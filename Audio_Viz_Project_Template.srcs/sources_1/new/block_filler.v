==> flow/design.v <==
`timescale 1ns / 1ps
module block_filler(
    input clk_sample,
    input freeze_sw,
    input [7:0] wave_sample,
    output reg [7:0] Block0,
    output reg [7:0] Block1,
    output reg [7:0] Block2,
    output reg [7:0] Block3,
    output reg [7:0] Block4,
    output reg [7:0] Block5,
    output reg [7:0] Block6,
    output reg [7:0] Block7,
    output reg [7:0] Block8,
    output reg [7:0] Block9
    );
    reg [10:0] i = 0;
    reg full_display_cycle = 0;
    reg swap_time = 0;
    reg first_run = 0;
    always @(posedge clk_sample) begin
        if (first_run == 0)
        begin
            Block0[i]=0;
            Block1[i]=0;
            Block2[i]=0;
            Block3[i]=0;
            Block4[i]=0;
            Block5[i]=0;
            Block6[i]=0;
            Block7[i]=0;
            Block8[i]=0;
            Block9[i]=0;
            first_run = (i==639) ? 1 : 0;
            i = (i==639) ? 0 : i + 1;
        end
        else
        begin
            if (freeze_sw)
            begin
                full_display_cycle = (i==639) ? 1 : ((full_display_cycle==1) ? 1: 0);
                i = (i==639) ? 0 : i + 1;
                Block0[i] = (full_display_cycle==1) ? Block0[i] : wave_sample;
            end
            else
            begin
                full_display_cycle <= 0;
                if (swap_time == 0) begin 
                    Block0[i] =  wave_sample; 
                    i = (i==639) ? 0 : i + 1; 
                    swap_time = (i==639) ? 1 : 0;
                end
                else if (swap_time == 1)
                begin
                    i = (i==639) ? 0 : i + 1;
                    swap_time = 1;
                    Block9[i] = Block8[i];
                    Block8[i] = Block7[i];
                    Block7[i] = Block6[i];
                    Block6[i] = Block5[i];
                    Block5[i] = Block4[i];
                    Block4[i] = Block3[i];
                    Block3[i] = Block2[i];
                    Block2[i] = Block1[i];
                    Block1[i] = Block0[i];
                    Block0[i] = wave_sample;
                    if (i == 639 && swap_time == 1) begin swap_time = 0; end
                end
                else
                begin
                    Block0[i] =  wave_sample;
                    i = (i==639) ? 0 : i + 1;
                end
            end
        end           
    end
endmodule
From RTL to reports: block_filler:

What the tools print for block_filler, step after step.
Lines are those of the file above, counted from 1.
Cell names lack the library's common part.
The mark -- stands for no value.

* top module: block_filler
* clock: clk_sample
* library: sky130hd
* corner: tt_025C_1v80

Word level:

Counts by Yosys on the flattened word-level netlist (proc, flatten, opt, wreduce; memories kept). Register bits leave out memories and registers merged into their read ports (data or address). Print and check cells are left out.

* $add $sub $neg: 3
* multipliers: 0
* divide/modulo/power cells: 0
* $lt $le $gt $ge: 0
* equality and inequality tests: 4
* shift operators: 25
* mux-type cells: 38
* bitwise logic cells: 47
* reduce/logical cells: 2

Operator list (number)
* 8-bit two-way mux: 30
* 8-bit OR: 22
* 8-bit AND: 21
* 1-bit by 12-bit variable shift with 8-bit output: 12
* 8-bit by 11-bit indexed select with 1-bit output: 9
* 1-bit by 12-bit variable shift with 8-bit output (first input constant): 4
* 11-bit negator with 12-bit output: 2
* 8-bit NOT: 3
* 11-bit by 10-bit == test with 1-bit output (second input constant): 2
* 11-bit by 1-bit adder with 11-bit output (second input constant): 1
* 11-bit two-way mux: 1
* 1-bit two-way mux: 7
* 2-bit inequality test (second input constant): 2
* 2-bit AND reduction: 2
* 1-bit NOT: 1

* bits in registers: 94
* latch bits: 0
* memory bits (writable): 0
* ROM bits: 0
* word width x clocked read ports: 0
* memories kept: 0
* output and inout port bits: 80
* cells after elaboration: 133

Logic depth:

Longest topological path by Yosys (ltp), each cell counted once; first at word level (registers and memories cut), then after technology mapping (sequential cells cut; the memories' decode and read muxes count).

* word-level depth: 10
* ABC_AREA: 1
* mapped depth: 23
* mapped depth without buffers: 22

Synthesis result:

Yosys stat after the flow's synthesis: flattened, memories mapped to cells. It holds for the ABC_AREA given above (unset counts as 0); a run with the other value may have another netlist.

Cell types
* edfxtp_1: number 74, total area 2.22E+03 um2
* nand2_1: number 248, total area 930.893 um2
* nand3_1: number 120, total area 600.576 um2
* dfxtp_1: number 20, total area 400.384 um2
* a21oi_1: number 73, total area 365.35 um2
* a31oi_1: number 51, total area 319.056 um2
* nor2_1: number 55, total area 206.448 um2
* inv_1: number 52, total area 195.187 um2
* o21ai_0: number 30, total area 150.144 um2
* nand4_1: number 20, total area 125.12 um2
* clkbuf_1: number 33, total area 123.869 um2
* o31ai_1: number 13, total area 97.594 um2
* a31o_2: number 9, total area 78.826 um2
* nand4_2: number 5, total area 62.56 um2
* nand2_2: number 9, total area 56.304 um2
* o21ai_1: number 11, total area 55.053 um2
* o211ai_1: number 7, total area 52.55 um2
* a221oi_1: number 5, total area 43.792 um2

Other cell types: 28; their cells: 70.

* mapped cells: 905
* cell area after synthesis: 6670.1 um2
* flip-flop cells: 94
* buffers: 45

Path before layout:

OpenSTA on the mapped netlist: ideal clock, no wires. The path of least setup slack (recovery checks aside). Input and output delay are each 20% of the period. Register names are those of the netlist, which keeps one name where synthesis merged equal registers.

* path type: input to register
* from: input port freeze_sw
* to: register Block1[0]
* period: 7.69 ns
* setup time: 0.602 ns
* time at the first pin: 1.538 ns
* data arrival time: 6.608 ns
* data required time: 7.088 ns
* path slack: 0.480 ns
* delay of the path: 5.672 ns
* driving pins on the path: 1
* period reached after synthesis: 7.21 ns

"delay of the path" = arrival - input delay + setup time.
"driving pins on the path" counts driving pins, that of a launching flip-flop among them; a cell with two outputs on the path counts twice.
"period reached after synthesis" is the clock period less the worst setup slack; recovery checks do not enter. This is arithmetic on one report: input and output delays are still those of the set period (20% each).
Between the ends stands the longest chain of elaborated cells between them, by number of cells; it is not shown to be the way that was timed. Of several equally long chains one is given.
Each line given opens the expression or statement behind the cell; cells for indexed reads and writes are added by Yosys, which also makes memories of some case tables.
Only ways into the end's enable, where the timed path ends, are counted here.

* cell sequence: o21ai_0
* cells in the longest elaborated chain: 2
* elaborated cells on any way between the ends: 2

RTL lines, path post-synthesis
* from (decl): RTL line 4 `input freeze_sw,`
* 2-bit inequality test
* 2-bit AND reduction
* to (assign): RTL line 25 `Block1[i]=0;`
* to (assign): RTL line 65 `Block1[i] = Block0[i];`
* to (decl): RTL line 7 `output reg [7:0] Block1,`

Path in the finished layout:

From the final timing report of run A: the path of least setup slack in the routed layout; clock arrival at registers is part of the times.

* path type: register to register
* from: register i[0]
* to: register Block0[0]
* period: 9.48 ns
* setup time: 0.08 ns
* time at the first pin: 0.35 ns
* data arrival time: 4.82 ns
* data required time: 9.76 ns
* path slack: 4.94 ns
* driving pins on the path: 13

At most two assigning lines are given for a register; there are more.

* cell sequence: dfxtp_1 inv_2 ha_1 nand2_1 inv_1 nor2_1 a31oi_1 nand2_1 o21ai_1 inv_1 o21ai_0 nand2_1 o211ai_1

RTL lines, path after layout
* from (decl): RTL line 17 `reg [10:0] i = 0;`
* from (assign): RTL line 35 `i = (i==639) ? 0 : i + 1;`
* from (assign): RTL line 42 `i = (i==639) ? 0 : i + 1;`
* to (assign): RTL line 43 `Block0[i] = (full_display_cycle==1) ? Block0[i] : wave_sample;`
* to (assign): RTL line 49 `Block0[i] =  wave_sample;`
* to (decl): RTL line 6 `output reg [7:0] Block0,`

No chain of elaborated cells between the ends is given.

Add stored flow runs of block_filler

Record of 2 stored runs of the RTL-to-layout flow on block_filler, platform sky130hd. The runs are unordered. Constraints: input delay and output delay 20% of the set period each, output load 0.01 pF.
"worst path time" is the time allowed to the run's worst setup path (the clock period less input and output delay, where it has them) less its slack. Clock arrival times count: a late capture clock shortens it, a late launch clock lengthens it.
"power consumption": no workload was simulated; the value follows from the tool's default switching activity.

### Run A

==> flow/run.sh <==
#!/bin/bash
# the make line also repeats the synthesis and layout settings of config.mk as NAME=value (left out here)
make -C /OpenROAD-flow-scripts/flow DESIGN_CONFIG=/design/flow/config.mk WORK_HOME=/design/flow/orfs CLKGATE_MAP_FILE= finish
==> flow/config.mk <==
export PLATFORM = sky130hd
export DESIGN_NAME = block_filler
export DESIGN_NICKNAME = block_filler
export VERILOG_FILES = /design/flow/design.v
export SDC_FILE = /design/flow/constraint.sdc
export NUM_CORES = 4
export LEC_CHECK = 0
export ABC_AREA = 1
export CAP_MARGIN = 30
export CELL_PAD_IN_SITES_DETAIL_PLACEMENT = 0
export CORE_MARGIN = 10
export CORE_UTILIZATION = 40
export PLACE_DENSITY_LB_ADDON = 0.16
export SLEW_MARGIN = 10
export TNS_END_PERCENT = 65
==> flow/constraint.sdc <==
create_clock -name core_clock -period 9.48 [get_ports {clk_sample}]
set_input_delay 1.8960 -clock core_clock [delete_from_list [all_inputs] [get_ports {clk_sample}]]
set_output_delay 1.8960 -clock core_clock [all_outputs]
set_load 0.01 [all_outputs]

Results of run A:
- Worst path time: 4.54 ns
- Critical path type: register to register
- Power consumption: 0.0008592 W
- Utilization after layout: 0.484
- Die outline area: 22,241.2 um2
- Chip area in the Yosys report: 6,670.1 um2
- Worst setup slack after layout: 4.937 ns

### Run B

==> flow/run.sh <==
#!/bin/bash
# the make line also repeats the synthesis and layout settings of config.mk as NAME=value (left out here)
make -C /OpenROAD-flow-scripts/flow DESIGN_CONFIG=/design/flow/config.mk WORK_HOME=/design/flow/orfs CLKGATE_MAP_FILE= finish
==> flow/config.mk <==
export PLATFORM = sky130hd
export DESIGN_NAME = block_filler
export DESIGN_NICKNAME = block_filler
export VERILOG_FILES = /design/flow/design.v
export SDC_FILE = /design/flow/constraint.sdc
export NUM_CORES = 4
export LEC_CHECK = 0
export CAP_MARGIN = 20
export CORE_MARGIN = 2
export CORE_UTILIZATION = 48
export SLEW_MARGIN = 20
==> flow/constraint.sdc <==
create_clock -name core_clock -period 8.75 [get_ports {clk_sample}]
set_input_delay 1.7500 -clock core_clock [delete_from_list [all_inputs] [get_ports {clk_sample}]]
set_output_delay 1.7500 -clock core_clock [all_outputs]
set_load 0.01 [all_outputs]

Results of run B:
- Worst setup slack after layout: 3.787 ns
- Utilization after layout: 0.585
- Power consumption: 0.0008723 W
- Chip area in the Yosys report: 6,187.2 um2
- Worst path time: 4.96 ns
- Critical path type: register to register
- Die outline area: 13,814.5 um2
